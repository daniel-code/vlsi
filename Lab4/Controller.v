==> flow/design.v <==
`timescale 1ns/1ps
module Controller ( start, rst_n, clk, done, control);
 input start, rst_n, clk;
output reg	done;
output reg	[21:0] control;
reg [3:0] Current_State, Next_State;
always @(posedge clk or negedge rst_n) begin
  if(!rst_n)
    Current_State <= 4'b0000;
  else
    Current_State <= Next_State;
end
always @(Current_State or start) 
begin
	case (Current_State)
	4'b0000:
	begin
		control = 22'b1_1_1_0_0_0_000_00_00_00_0_00_0_0_0_0;  
		done = 1'b0;
		if(~start)
			Next_State = 4'b0000;
		else
			Next_State = 4'b0001;
	end
	4'b0001:
	begin
		control = 22'b0_0_0_1_0_0_000_10_00_00_0_00_0_0_0_0;  
		done = 1'b0;
		Next_State = 4'b0010;
	end
	4'b0010:
	begin
		control = 22'b0_0_0_0_1_0_001_01_00_00_0_00_0_0_0_0;  
		done = 1'b0;
		Next_State = 4'b0011;
	end
	4'b0011:
	begin
		control = 22'b0_0_0_1_1_0_010_10_10_11_0_00_0_1_0_0;  
		done = 1'b0;
		Next_State = 4'b0100;
	end
	4'b0100:
	begin
		control = 22'b0_0_0_0_0_1_011_01_00_00_0_00_0_0_0_0;  
		done = 1'b0;
		Next_State = 4'b0101;
	end
	4'b0101:
	begin
		control = 22'b0_0_0_0_1_1_100_00_01_00_0_00_0_0_0_1;  
		done = 1'b0;
		Next_State = 4'b0110;
	end
	4'b0110:
	begin
		control = 22'b1_0_0_0_1_0_100_10_00_11_1_00_0_0_0_0;  
		done = 1'b0;
		Next_State = 4'b0111;
	end
	4'b0111:
	begin
		control = 22'b1_1_0_0_0_0_101_01_11_00_1_01_0_0_0_0;  
		done = 1'b0;
		Next_State = 4'b1000;
	end
	4'b1000:
	begin
		control = 22'b0_1_0_0_1_0_110_00_01_10_0_01_0_0_1_0;  
		done = 1'b0;
		Next_State = 4'b1001;
	end
	4'b1001:
	begin
		control = 22'b0_1_1_0_0_0_111_00_00_10_0_01_1_0_0_0;  
		done = 1'b0;
		Next_State = 4'b1010;
	end
	4'b1010:
	begin
		control = 22'b0_1_0_0_0_0_000_00_10_10_0_10_0_0_0_0;  
		done = 1'b0;
		Next_State = 4'b1011;
	end
	4'b1011:
	begin
		control = 22'b0_0_1_0_0_0_000_00_01_01_0_00_1_0_0_0;  
		done = 1'b1;
		Next_State = 4'b0000;
	end
       default:
        begin
      		control = 22'b0_0_1_0_0_0_000_00_01_01_0_00_1_0_0_0;  
		done = 1'b1;
		Next_State = 4'b0000;
	end
	endcase
end
endmodule
Reports on Controller. The steps from the RTL of Controller to its reports follow in flow order. Lines are those of the file above, counted from 1. Library cell names are shortened. A cell with n/a has no value.

Top: Controller. Clock input: clk. Standard-cell library: sky130hd. Corner: tt_025C_1v80.

Word level. Yosys after proc, flatten, opt, wreduce and memory -nomap, before mapping. Enables and synchronous resets that opt folds into registers are not counted as muxes. Memory bits, and registers merged into a memory's read port (data or address), are not among the register bits. Print and check cells are not counted. Equal cells are merged and count once.

The entry for reductions and logical operators reads 2. For multiplexer cells the number is 4. Equal/unequal tests: 10.

Operator list (number): 22-bit case mux with 11-bit select (1); 4-bit case mux with 11-bit select (1); 4-bit by 3-bit equality test with 1-bit output (second input constant) (4); 4-bit equality test (second input constant) (3); 11-bit OR reduction (1); 4-bit by 2-bit equality test with 1-bit output (second input constant) (2); 4-bit by 1-bit equality test with 1-bit output (second input constant) (1); 4-bit zero test (1); 1-bit two-way mux (2).

For cells after elaboration the number is 17. For output and inout port bits the number is 23. Register bits: 4. For input bits the number is 3.

Logic depth. Depth = most cells in a row (Yosys ltp): at word level without a register or memory, in the mapped netlist without a sequential cell, where the memories' decode and read muxes count.

Depth in word-level cells: 3. ABC_AREA: 1. Depth in mapped cells: 5. Depth with buffers taken out: 5.

Synthesis result. Yosys stat after the flow's synthesis: flattened, memories mapped to cells. It holds for the ABC_AREA given above (unset counts as 0); a run with the other value may have another netlist. The area totals of this step are shown rounded.

Cells by type: dfrtp_1 (number 11, total area 275.264 um2); nand2_1 (number 15, total area 56.304 um2); inv_1 (number 8, total area 30.029 um2); nor2_1 (number 8, total area 30.029 um2); dfstp_2 (number 1, total area 26.275 um2); nor3_4 (number 1, total area 16.266 um2); clkbuf_1 (number 4, total area 15.014 um2); nand3_1 (number 3, total area 15.014 um2); nor2_2 (number 2, total area 12.512 um2); nor2_4 (number 1, total area 11.261 um2); nand3b_1 (number 1, total area 7.507 um2); o21bai_1 (number 1, total area 7.507 um2); nand2_2 (number 1, total area 6.256 um2); or2_2 (number 1, total area 6.256 um2); nor3_1 (number 1, total area 5.005 um2).

The entry for sequential part of the area reads 302 um2. Under mapped flip-flops stands 12. Under cells in the netlist stands 59. Buffers: 4. Cell area after synthesis: 520 um2.

Path before layout. Source: OpenSTA report_checks on the synthesized netlist (no wires, ideal clock, input and output delay 20% of the period each), path of least setup slack; recovery checks are left aside. Register names are those of the netlist, which keeps one name where synthesis merged equal registers.

Path kind: register to output. Start: register Current_State. End: output port control[19]. The figure for data required time is 1808 ps. Under path buffers stands 0. Under path slack stands 921 ps. Path delay: 887 ps. Under stages stands 6. Under time at the first pin stands 0 ps. For data arrival time the number is 887 ps. The figure for external output delay is 452 ps. For period the number is 2260 ps. For synthesis period reached the number is 1339 ps.

"path delay" = arrival - input delay + setup time. A path that ends at an output port has no setup time. "stages": output pins that drive a net of the path, with the launching flip-flop's if there is one; two outputs of one cell count as two. "synthesis period reached" = period - worst setup slack (recovery checks aside). The figure is calculated, with input and output delays left at 20% of the set period. Where an end lacks its bit number, it is one bit of the signal, or one of the new flip-flops if synthesis recoded a state register. Between the ends stands the longest chain of elaborated cells between them, by number of cells; it is not shown to be the way that was timed. Of several equally long chains one is given. A line is the first line of the expression or statement that the cell stems from. Yosys adds cells for indexed reads and writes and turns some case tables into memories.

Cells stage by stage: dfrtp_1 -> nor2_2 -> nand2_1 -> nor2_2 -> nand2_2 -> nand2_1. The figure for length of the longest elaborated chain is 2. The entry for elaborated cells between the ends (all ways) reads 12. RTL lines with such cells: 1. Those cells by class: eq/ne: 10; mux: 1; reduce/logical: 1.

Ends and longest elaborated chain, after synthesis: start, declared (RTL line 6) `reg [3:0] Current_State, Next_State;`; start, assigned (RTL line 9) `Current_State <= 4'b0000;`; start, assigned (RTL line 11) `Current_State <= Next_State;`; 4-bit equality test (RTL line 15) `case (Current_State)`; 22-bit case mux with 11-bit select (RTL line 15); end, declared (RTL line 5) `output reg [21:0] control;`.

Timing after layout. Path of least setup slack in the final report of job 1 (OpenROAD, finished layout, wires in). Where an end is a register, its clock arrival counts in the times. The path's times are printed in steps of 10 ps; the period is the one set.

Path kind: register to output. Start: register Current_State. End: output port control[19]. Under stages stands 7. For data arrival time the number is 1780 ps. Under path slack stands 1260 ps. Under path buffers stands 1. Under time at the first pin stands 270 ps. The figure for data required time is 3050 ps. The figure for external output delay is 760 ps. For period the number is 3810 ps.

Where an end lacks its bit number, it is one bit of the signal, or one of the new flip-flops if synthesis recoded a state register.

Cells stage by stage: dfrtp_1 -> nor2_1 -> nand2_1 -> nor2_2 -> nand2_2 -> nand2_1 -> clkdlybuf4s50_1.

Ends and longest elaborated chain, post-layout: start, declared (RTL line 6) `reg [3:0] Current_State, Next_State;`; start, assigned (RTL line 9) `Current_State <= 4'b0000;`; start, assigned (RTL line 11) `Current_State <= Next_State;`; end, declared (RTL line 5) `output reg [21:0] control;`.

Chain of elaborated cells between the ends: none given.

Hand-over note for Controller

Settings and measured results of 2 stored flow runs for module Controller (sky130hd), not sorted in any way. The constraints put input and output delay at 20% of the set period each and load the outputs with 0.01 pF. "clock period achieved": clock period set for the run, less the worst setup slack. It is reckoned from that one timing run; input and output delays stay at 20% of the period that was set. "critical setup path time" means the part of the period allowed to the worst setup path (the constraints hold back 20% at inputs and 20% at outputs) less its slack; where the path has registers, the arrival times of their clocks count too. "total design power" is the tool's figure for a default switching activity; nothing was simulated. "critical setup path time" is given in steps of 10 ps. The measured numbers are rounded.

Files of job 1:
==> flow/run.sh <==
#!/bin/bash
# the make line also repeats the synthesis and layout settings of config.mk as NAME=value (left out here)
make -C /OpenROAD-flow-scripts/flow DESIGN_CONFIG=/design/flow/config.mk WORK_HOME=/design/flow/orfs CLKGATE_MAP_FILE= finish
==> flow/config.mk <==
export PLATFORM = sky130hd
export DESIGN_NAME = Controller
export DESIGN_NICKNAME = Controller
export VERILOG_FILES = /design/flow/design.v
export SDC_FILE = /design/flow/constraint.sdc
export NUM_CORES = 4
export LEC_CHECK = 0
export ABC_AREA = 1
export CAP_MARGIN = 20
export CELL_PAD_IN_SITES_DETAIL_PLACEMENT = 1
export CORE_MARGIN = 2
export CORE_UTILIZATION = 33
export GPL_TIMING_DRIVEN = 0
export HOLD_SLACK_MARGIN = 0.08
export MAX_ROUTING_LAYER = met4
export PLACE_DENSITY_LB_ADDON = 0.08
export SLEW_MARGIN = 20
==> flow/constraint.sdc <==
create_clock -name core_clock -period 3.81 [get_ports {clk}]
set_input_delay 0.7620 -clock core_clock [delete_from_list [all_inputs] [get_ports {clk}]]
set_output_delay 0.7620 -clock core_clock [all_outputs]
set_load 0.01 [all_outputs]

Results of job 1. The measured final design utilization is 0.549. The area of the standard cells in the finished layout is 817 um2. The clock period achieved is 2547 ps. For the critical setup path time the run shows 1780 ps. Kind of the worst setup path: register to output. The worst setup slack after layout is 1260 ps. The sum of negative setup slack stands at 0 ps. The chip area in the Yosys report stands at 520 um2. The die footprint stands at 1910 um2. The total design power reads 0.319 mW. The worst hold slack in the final report stands at 404 ps.

Files of job 2:
==> flow/run.sh <==
#!/bin/bash
# the make line also repeats the synthesis and layout settings of config.mk as NAME=value (left out here)
make -C /OpenROAD-flow-scripts/flow DESIGN_CONFIG=/design/flow/config.mk WORK_HOME=/design/flow/orfs CLKGATE_MAP_FILE= finish
==> flow/config.mk <==
export PLATFORM = sky130hd
export DESIGN_NAME = Controller
export DESIGN_NICKNAME = Controller
export VERILOG_FILES = /design/flow/design.v
export SDC_FILE = /design/flow/constraint.sdc
export NUM_CORES = 4
export LEC_CHECK = 0
export CAP_MARGIN = 5
export CELL_PAD_IN_SITES_DETAIL_PLACEMENT = 1
export CORE_MARGIN = 2
export CORE_UTILIZATION = 29
export GPL_ROUTABILITY_DRIVEN = 1
export SETUP_SLACK_MARGIN = 0.43
export SLEW_MARGIN = 20
export TNS_END_PERCENT = 30
==> flow/constraint.sdc <==
create_clock -name core_clock -period 2.84 [get_ports {clk}]
set_input_delay 0.5680 -clock core_clock [delete_from_list [all_inputs] [get_ports {clk}]]
set_output_delay 0.5680 -clock core_clock [all_outputs]
set_load 0.01 [all_outputs]

Results of job 2. The sum of negative setup slack stands at 0 ps. The chip area in the Yosys report stands at 507 um2. The worst setup slack after layout is 335 ps. The total design power reads 0.308 mW. The measured final design utilization is 0.502. The worst hold slack in the final report stands at 436 ps. The clock period achieved is 2505 ps. For the critical setup path time the run shows 1940 ps. Kind of the worst setup path: register to output. The die footprint stands at 2100 um2. The area of the standard cells in the finished layout is 848 um2.

End of note.
